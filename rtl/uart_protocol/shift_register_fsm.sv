==> flow/design.v <==
`timescale 1ns / 1ps
module shift_register_fsm#(parameter DATA_WIDTH = 32, parameter BYTE_WIDTH = 8, parameter ADDR_WIDTH = 10)(
	 input logic clk,
	 input logic arst_n,
	 input logic next_program,
	 input logic w_en,  
	 input logic [BYTE_WIDTH - 1 : 0] data_in,  
	 output logic [DATA_WIDTH - 1 : 0] data_out,  
	 output logic [ADDR_WIDTH - 1 : 0] wr_addr,  
	 output logic inst_rdy,  
	 output logic [BYTE_WIDTH - 1 : 0] n_instructions,
	 output logic busy,
	 output logic [3:0] state,
	 output logic ready,
	 output logic prog_rdy   
);
logic [BYTE_WIDTH - 1 : 0] n_of_instructions;
logic [BYTE_WIDTH - 1 : 0] n_of_instructions_next;
logic [ADDR_WIDTH - 1 : 0] instruction_counter;
logic [ADDR_WIDTH - 1 : 0] instruction_counter_next;
logic [DATA_WIDTH - 1 : 0] temp_data_out;
logic [DATA_WIDTH - 1 : 0] temp_data_out_next;
logic [BYTE_WIDTH - 1 : 0] received_byte;
typedef enum logic [3:0]{
    WAIT_PARAMS = 4'b0000,
    WAIT_BYTE0 = 4'b0001,
    WAIT_BYTE1 = 4'b0010,
    WAIT_BYTE2 = 4'b0011,
    WAIT_BYTE3 = 4'b0100,        
    WRITE_INSTRUCTION = 4'b0101,
    DONE = 4'b0110,
	 CLEAN_MEMORY = 4'b0111
} state_type;
state_type state_reg, state_next;
always_ff@(posedge clk or negedge arst_n) begin
    if(!arst_n) begin
        state_reg <= WAIT_PARAMS;
        instruction_counter <= '0;
        n_of_instructions <= '0;
        temp_data_out <= '0;
    end else begin
        state_reg <= state_next;
        instruction_counter <= instruction_counter_next;
        n_of_instructions <= n_of_instructions_next;
        temp_data_out <= temp_data_out_next;
    end
end
always_comb begin
    n_of_instructions_next = n_of_instructions;  
    state_next = state_reg;  
    instruction_counter_next = instruction_counter;  
    temp_data_out_next = temp_data_out;  
    case(state_reg)
        WAIT_PARAMS: begin  
            if(w_en) begin
                n_of_instructions_next = data_in;
					 instruction_counter_next = '0;
					 temp_data_out_next = '0;
                state_next = WAIT_BYTE0;
            end else begin
					state_next = state_reg;
                n_of_instructions_next = n_of_instructions;
            end
        end
        WAIT_BYTE0: begin  
            if(w_en) begin
					 temp_data_out_next = '0;
                temp_data_out_next[7:0] = data_in;
                state_next = WAIT_BYTE1;
            end else begin
                state_next = state_reg;
            end 
        end
        WAIT_BYTE1: begin  
            if(w_en) begin
                temp_data_out_next[15:8] = data_in;
                state_next = WAIT_BYTE2;
            end else begin
                state_next = state_reg;
            end 
        end
        WAIT_BYTE2: begin  
            if(w_en) begin
                temp_data_out_next[23:16] = data_in;
                state_next = WAIT_BYTE3;
            end else begin
                state_next = state_reg;
            end 
        end
        WAIT_BYTE3: begin  
            if(w_en) begin
                temp_data_out_next[31:24] = data_in;
                state_next = WRITE_INSTRUCTION;
            end else begin
                state_next = state_reg;
            end 
        end
        WRITE_INSTRUCTION: begin  
            if(instruction_counter == ((n_of_instructions - 1) * 4)) begin
                state_next = DONE;
            end else begin
                instruction_counter_next = instruction_counter + 3'd4;
                state_next = WAIT_BYTE0;
            end
        end
        DONE: begin  
				instruction_counter_next = '0;
				temp_data_out_next = {DATA_WIDTH{1'b0}};
				if(next_program) begin
					state_next = CLEAN_MEMORY;
				end else begin
					state_next = DONE;
				end
        end
		  CLEAN_MEMORY: begin
				temp_data_out_next = {DATA_WIDTH{1'b0}};
				if(instruction_counter == ((n_of_instructions - 1 ) * 4)) begin
					state_next = WAIT_PARAMS;
					n_of_instructions_next = '0;
				end else begin
					instruction_counter_next = instruction_counter + 3'd4;
					state_next = state_reg;
				end
		  end
    endcase
end
assign prog_rdy = (state_reg == DONE);
assign inst_rdy = (state_reg == WRITE_INSTRUCTION) || (state_reg == CLEAN_MEMORY);
assign data_out = temp_data_out;
assign wr_addr = instruction_counter;
assign state = state_reg;
assign n_instructions = n_of_instructions;
assign ready = (state_reg == WAIT_PARAMS);
assign busy = ~ready;
endmodule
Step by step through the tools: shift_register_fsm
Tool output for the design above, in the order of the flow.
Line numbers count from 1 in the design file above.
Operators: Yosys type, input widths -> output width; for muxes data width and select width s.
{"block": "inputs", "top_module": "shift_register_fsm", "clock": "clk", "cell_library": "sky130hd", "pvt_corner": "tt_025C_1v80"}

Word-level counts
Source: Yosys, flattened and elaborated, memories not mapped. Widths are those after wreduce. Registers that Yosys merges into a memory's read port (data or address) are not register bits. Print and check cells do not count. Equal cells are merged and count once.
{"block": "word_totals", "register_bits": 54, "in_bits": 12, "output_inout_bits": 58, "elab_cells": 64}
{"block": "op_classes", "add_sub_neg": 2, "equal": 15, "muxes": 21, "logic": 1, "reduce_and_logical": 18}
{"block": "ops", "cell": "$pmux 8 s4", "count": 3}
{"block": "ops", "cell": "$eq 10x32->1", "count": 1}
{"block": "ops", "cell": "$pmux 4 s8", "count": 1}
{"block": "ops", "cell": "$mux 32", "count": 1}
{"block": "ops", "cell": "$pmux 10 s3", "count": 1}
{"block": "ops", "cell": "$pmux 8 s3", "count": 1}
{"block": "ops", "cell": "$mux 24", "count": 1}
{"block": "ops", "cell": "$mux 4", "count": 6}
{"block": "ops", "cell": "$mux 10", "count": 2}
{"block": "ops", "cell": "$eq 4x3->1 const B", "count": 4}
{"block": "ops", "cell": "$reduce_bool 4->1", "count": 4}
{"block": "ops", "cell": "$pmux 8 s2", "count": 1}
{"block": "ops", "cell": "$mux 8", "count": 2}
{"block": "ops", "cell": "$ne 2x2->1 const B", "count": 7}
{"block": "ops", "cell": "$reduce_and 4->1", "count": 3}
{"block": "ops", "cell": "$add 10x3->10 const B", "count": 1}
{"block": "ops", "cell": "$reduce_and 3->1", "count": 3}
{"block": "ops", "cell": "$sub 8x1->9 const B", "count": 1}
{"block": "ops", "cell": "$eq 4x2->1 const B", "count": 2}
{"block": "ops", "cell": "$reduce_bool 8->1", "count": 1}
{"block": "ops", "cell": "$reduce_and 7->1", "count": 1}
{"block": "ops", "cell": "$reduce_or 2->1", "count": 2}
{"block": "ops", "cell": "$eq 4x1->1 const B", "count": 1}
{"block": "ops", "cell": "$logic_not 4->1", "count": 1}
{"block": "ops", "cell": "$reduce_bool 3->1", "count": 1}
{"block": "ops", "cell": "$mux 3", "count": 1}
{"block": "ops", "cell": "$reduce_bool 2->1", "count": 1}
{"block": "ops", "cell": "$logic_or 1x1->1", "count": 1}
Not listed: further kinds 2, cells in them 2.

Depth
Depth = most cells in a row (Yosys ltp): at word level without a register or memory, in the mapped netlist without a sequential cell, where the memories' decode and read muxes count.
{"block": "depth", "ltp_word": 4, "abc_area": 0, "depth_mapped": 9, "ltp_nobuf": 8}

After synthesis
Yosys stat after the flow's synthesis: flattened, memories mapped to cells. It holds for the ABC_AREA given above (unset counts as 0); a run with the other value may have another netlist.
{"block": "types", "cell": "sky130_fd_sc_hd__dfrtp_1", "count": 51, "type_area_um2": 1.28E+03}
{"block": "types", "cell": "sky130_fd_sc_hd__o21ai_0", "count": 50, "type_area_um2": 250.24}
{"block": "types", "cell": "sky130_fd_sc_hd__nand2_1", "count": 62, "type_area_um2": 232.723}
{"block": "types", "cell": "sky130_fd_sc_hd__a22o_1", "count": 16, "type_area_um2": 140.134}
{"block": "types", "cell": "sky130_fd_sc_hd__a21oi_1", "count": 22, "type_area_um2": 110.106}
{"block": "types", "cell": "sky130_fd_sc_hd__nor2b_1", "count": 17, "type_area_um2": 106.352}
{"block": "types", "cell": "sky130_fd_sc_hd__mux2i_1", "count": 9, "type_area_um2": 90.086}
{"block": "types", "cell": "sky130_fd_sc_hd__clkbuf_1", "count": 22, "type_area_um2": 82.579}
{"block": "types", "cell": "sky130_fd_sc_hd__a2bb2oi_1", "count": 8, "type_area_um2": 70.067}
{"block": "types", "cell": "sky130_fd_sc_hd__a22oi_1", "count": 8, "type_area_um2": 60.058}
{"block": "types", "cell": "sky130_fd_sc_hd__inv_1", "count": 16, "type_area_um2": 60.058}
{"block": "types", "cell": "sky130_fd_sc_hd__nand3_1", "count": 12, "type_area_um2": 60.058}
{"block": "types", "cell": "sky130_fd_sc_hd__nor2_1", "count": 12, "type_area_um2": 45.043}
{"block": "types", "cell": "sky130_fd_sc_hd__nand2b_1", "count": 7, "type_area_um2": 43.792}
{"block": "types", "cell": "sky130_fd_sc_hd__xor2_1", "count": 5, "type_area_um2": 43.792}
{"block": "types", "cell": "sky130_fd_sc_hd__nand4_1", "count": 5, "type_area_um2": 31.28}
{"block": "types", "cell": "sky130_fd_sc_hd__buf_4", "count": 4, "type_area_um2": 30.029}
{"block": "types", "cell": "sky130_fd_sc_hd__o211ai_1", "count": 4, "type_area_um2": 30.029}
Other cell types: 37; their cells: 46.
{"block": "mapped", "stdcells": 376, "mapped_area_um2": 3158.0, "seqArea_um2": 1276.2, "ffs": 51, "n_buf": 32}

Timing after synthesis
OpenSTA on the mapped netlist: ideal clock, no wires. The path of least setup slack (recovery checks aside). Input and output delay are each 20% of the period. Register names are those of the netlist, which keeps one name where synthesis merged equal registers.
{"block": "synth_timing", "kind": "register to register", "start": "reg n_of_instructions[0]", "end": "reg instruction_counter[2]", "tclk_ps": 2850, "setup_ps": 79, "t_first_pin_ps": 0, "arrival_time_ps": 2169, "required_time_ps": 2771, "path_slack_ps": 602, "path_delay_ps": 2248, "driving_pins": 10, "path_buffers": 1, "synth_period_reached_ps": 2248}
"path_delay_ps" is the arrival time less input delay plus setup time.
"driving_pins" counts driving pins, that of a launching flip-flop among them; a cell with two outputs on the path counts twice.
"synth_period_reached_ps" = period - worst setup slack (recovery checks aside). The figure is calculated, with input and output delays left at 20% of the set period.
The rows between start and end are the longest chain of elaborated cells between them; the timing report does not say that the signal goes this way. Where chains are equally long, one stands for them.
A line is the first line of the expression or statement that the cell stems from. Yosys adds cells for indexed reads and writes and turns some case tables into memories.
{"block": "synth_via", "cell_sequence": "sky130_fd_sc_hd__dfrtp_1 sky130_fd_sc_hd__inv_1 sky130_fd_sc_hd__ha_1 sky130_fd_sc_hd__nand2b_1 sky130_fd_sc_hd__o211a_1 sky130_fd_sc_hd__o31a_1 sky130_fd_sc_hd__a211o_1 sky130_fd_sc_hd__buf_6 sky130_fd_sc_hd__o21ai_4 sky130_fd_sc_hd__mux2i_1", "elab_chain_len": 4, "cells_between": 6, "cone_classes": "add/sub (1); eq/ne (2); mux (2); reduce/logical (1)"}
{"block": "synth_rtl", "element": "start: declaration", "line_no": 17, "rtl": "logic [BYTE_WIDTH - 1 : 0] n_of_instructions;"}
{"block": "synth_rtl", "element": "start: assignment", "line_no": 39, "rtl": "n_of_instructions <= '0;"}
{"block": "synth_rtl", "element": "start: assignment", "line_no": 44, "rtl": "n_of_instructions <= n_of_instructions_next;"}
{"block": "synth_rtl", "element": "$sub 8x1->9", "line_no": 99, "rtl": "if(instruction_counter == ((n_of_instructions - 1) * 4)) begin"}
{"block": "synth_rtl", "element": "$eq 10x32->1", "line_no": 99}
{"block": "synth_rtl", "element": "$mux 10", "line_no": 99}
{"block": "synth_rtl", "element": "$pmux 10 s3", "line_no": 53, "rtl": "case(state_reg)"}
{"block": "synth_rtl", "element": "end: assignment", "line_no": 38, "rtl": "instruction_counter <= '0;"}
{"block": "synth_rtl", "element": "end: assignment", "line_no": 43, "rtl": "instruction_counter <= instruction_counter_next;"}
{"block": "synth_rtl", "element": "end: declaration", "line_no": 19, "rtl": "logic [ADDR_WIDTH - 1 : 0] instruction_counter;"}

Worst path after layout
Path of least setup slack in the final report of run A (OpenROAD, finished layout, wires in). Where an end is a register, its clock arrival counts in the times.
The path's times are printed in steps of 10 ps; the period is the one set.
{"block": "layout_timing", "kind": "register to register", "start": "reg n_of_instructions[0]", "end": "reg instruction_counter[3]", "tclk_ps": 2750, "setup_ps": 70, "t_first_pin_ps": 290, "arrival_time_ps": 2750, "required_time_ps": 2970, "path_slack_ps": 220, "driving_pins": 9, "path_buffers": 0}
The rows between start and end are the longest chain of elaborated cells between them; the timing report does not say that the signal goes this way. Where chains are equally long, one stands for them.
{"block": "layout_via", "cell_sequence": "sky130_fd_sc_hd__dfrtp_1 sky130_fd_sc_hd__inv_1 sky130_fd_sc_hd__ha_1 sky130_fd_sc_hd__nand2b_1 sky130_fd_sc_hd__o211a_1 sky130_fd_sc_hd__o31a_1 sky130_fd_sc_hd__a211o_1 sky130_fd_sc_hd__o21ai_4 sky130_fd_sc_hd__mux2i_1", "elab_chain_len": 4, "cells_between": 6, "cone_classes": "add/sub (1); eq/ne (2); mux (2); reduce/logical (1)"}
{"block": "layout_rtl", "element": "start: declaration", "line_no": 17, "rtl": "logic [BYTE_WIDTH - 1 : 0] n_of_instructions;"}
{"block": "layout_rtl", "element": "start: assignment", "line_no": 39, "rtl": "n_of_instructions <= '0;"}
{"block": "layout_rtl", "element": "start: assignment", "line_no": 44, "rtl": "n_of_instructions <= n_of_instructions_next;"}
{"block": "layout_rtl", "element": "$sub 8x1->9", "line_no": 99, "rtl": "if(instruction_counter == ((n_of_instructions - 1) * 4)) begin"}
{"block": "layout_rtl", "element": "$eq 10x32->1", "line_no": 99}
{"block": "layout_rtl", "element": "$mux 10", "line_no": 99}
{"block": "layout_rtl", "element": "$pmux 10 s3", "line_no": 53, "rtl": "case(state_reg)"}
{"block": "layout_rtl", "element": "end: assignment", "line_no": 38, "rtl": "instruction_counter <= '0;"}
{"block": "layout_rtl", "element": "end: assignment", "line_no": 43, "rtl": "instruction_counter <= instruction_counter_next;"}
{"block": "layout_rtl", "element": "end: declaration", "line_no": 19, "rtl": "logic [ADDR_WIDTH - 1 : 0] instruction_counter;"}

Subject: shift_register_fsm on sky130hd, stored results

Hello all,

Record of 2 stored runs of the RTL-to-layout flow on shift_register_fsm, platform sky130hd. The runs are unordered. Constraints: input delay and output delay 20% of the set period each, output load 0.01 pF.

{"run": "run A", "settings": { "period_ns": 2.75, "CORE_UTILIZATION": 20, "CAP_MARGIN": 20, "CORE_MARGIN": 2, "SLEW_MARGIN": 20 }, "results": { "post_route_util_frac": 0.273, "synthArea_um2": 3158.0, "total_die_area_um2": 16811.7, "setup_worst_slack_ps": 217 }}
{"run": "run B", "settings": { "period_ns": 3.92, "CORE_UTILIZATION": 58, "PLACE_DENSITY_LB_ADDON": 0.05, "CORE_MARGIN": 6, "CELL_PAD_IN_SITES_GLOBAL_PLACEMENT": 3, "ABC_AREA": 1, "CTS_CLUSTER_SIZE": 16, "CTS_CLUSTER_DIAMETER": 83, "CAP_MARGIN": 5, "SLEW_MARGIN": 20 }, "outcome": "incomplete, placement halted on FLW-0024"}

Thanks
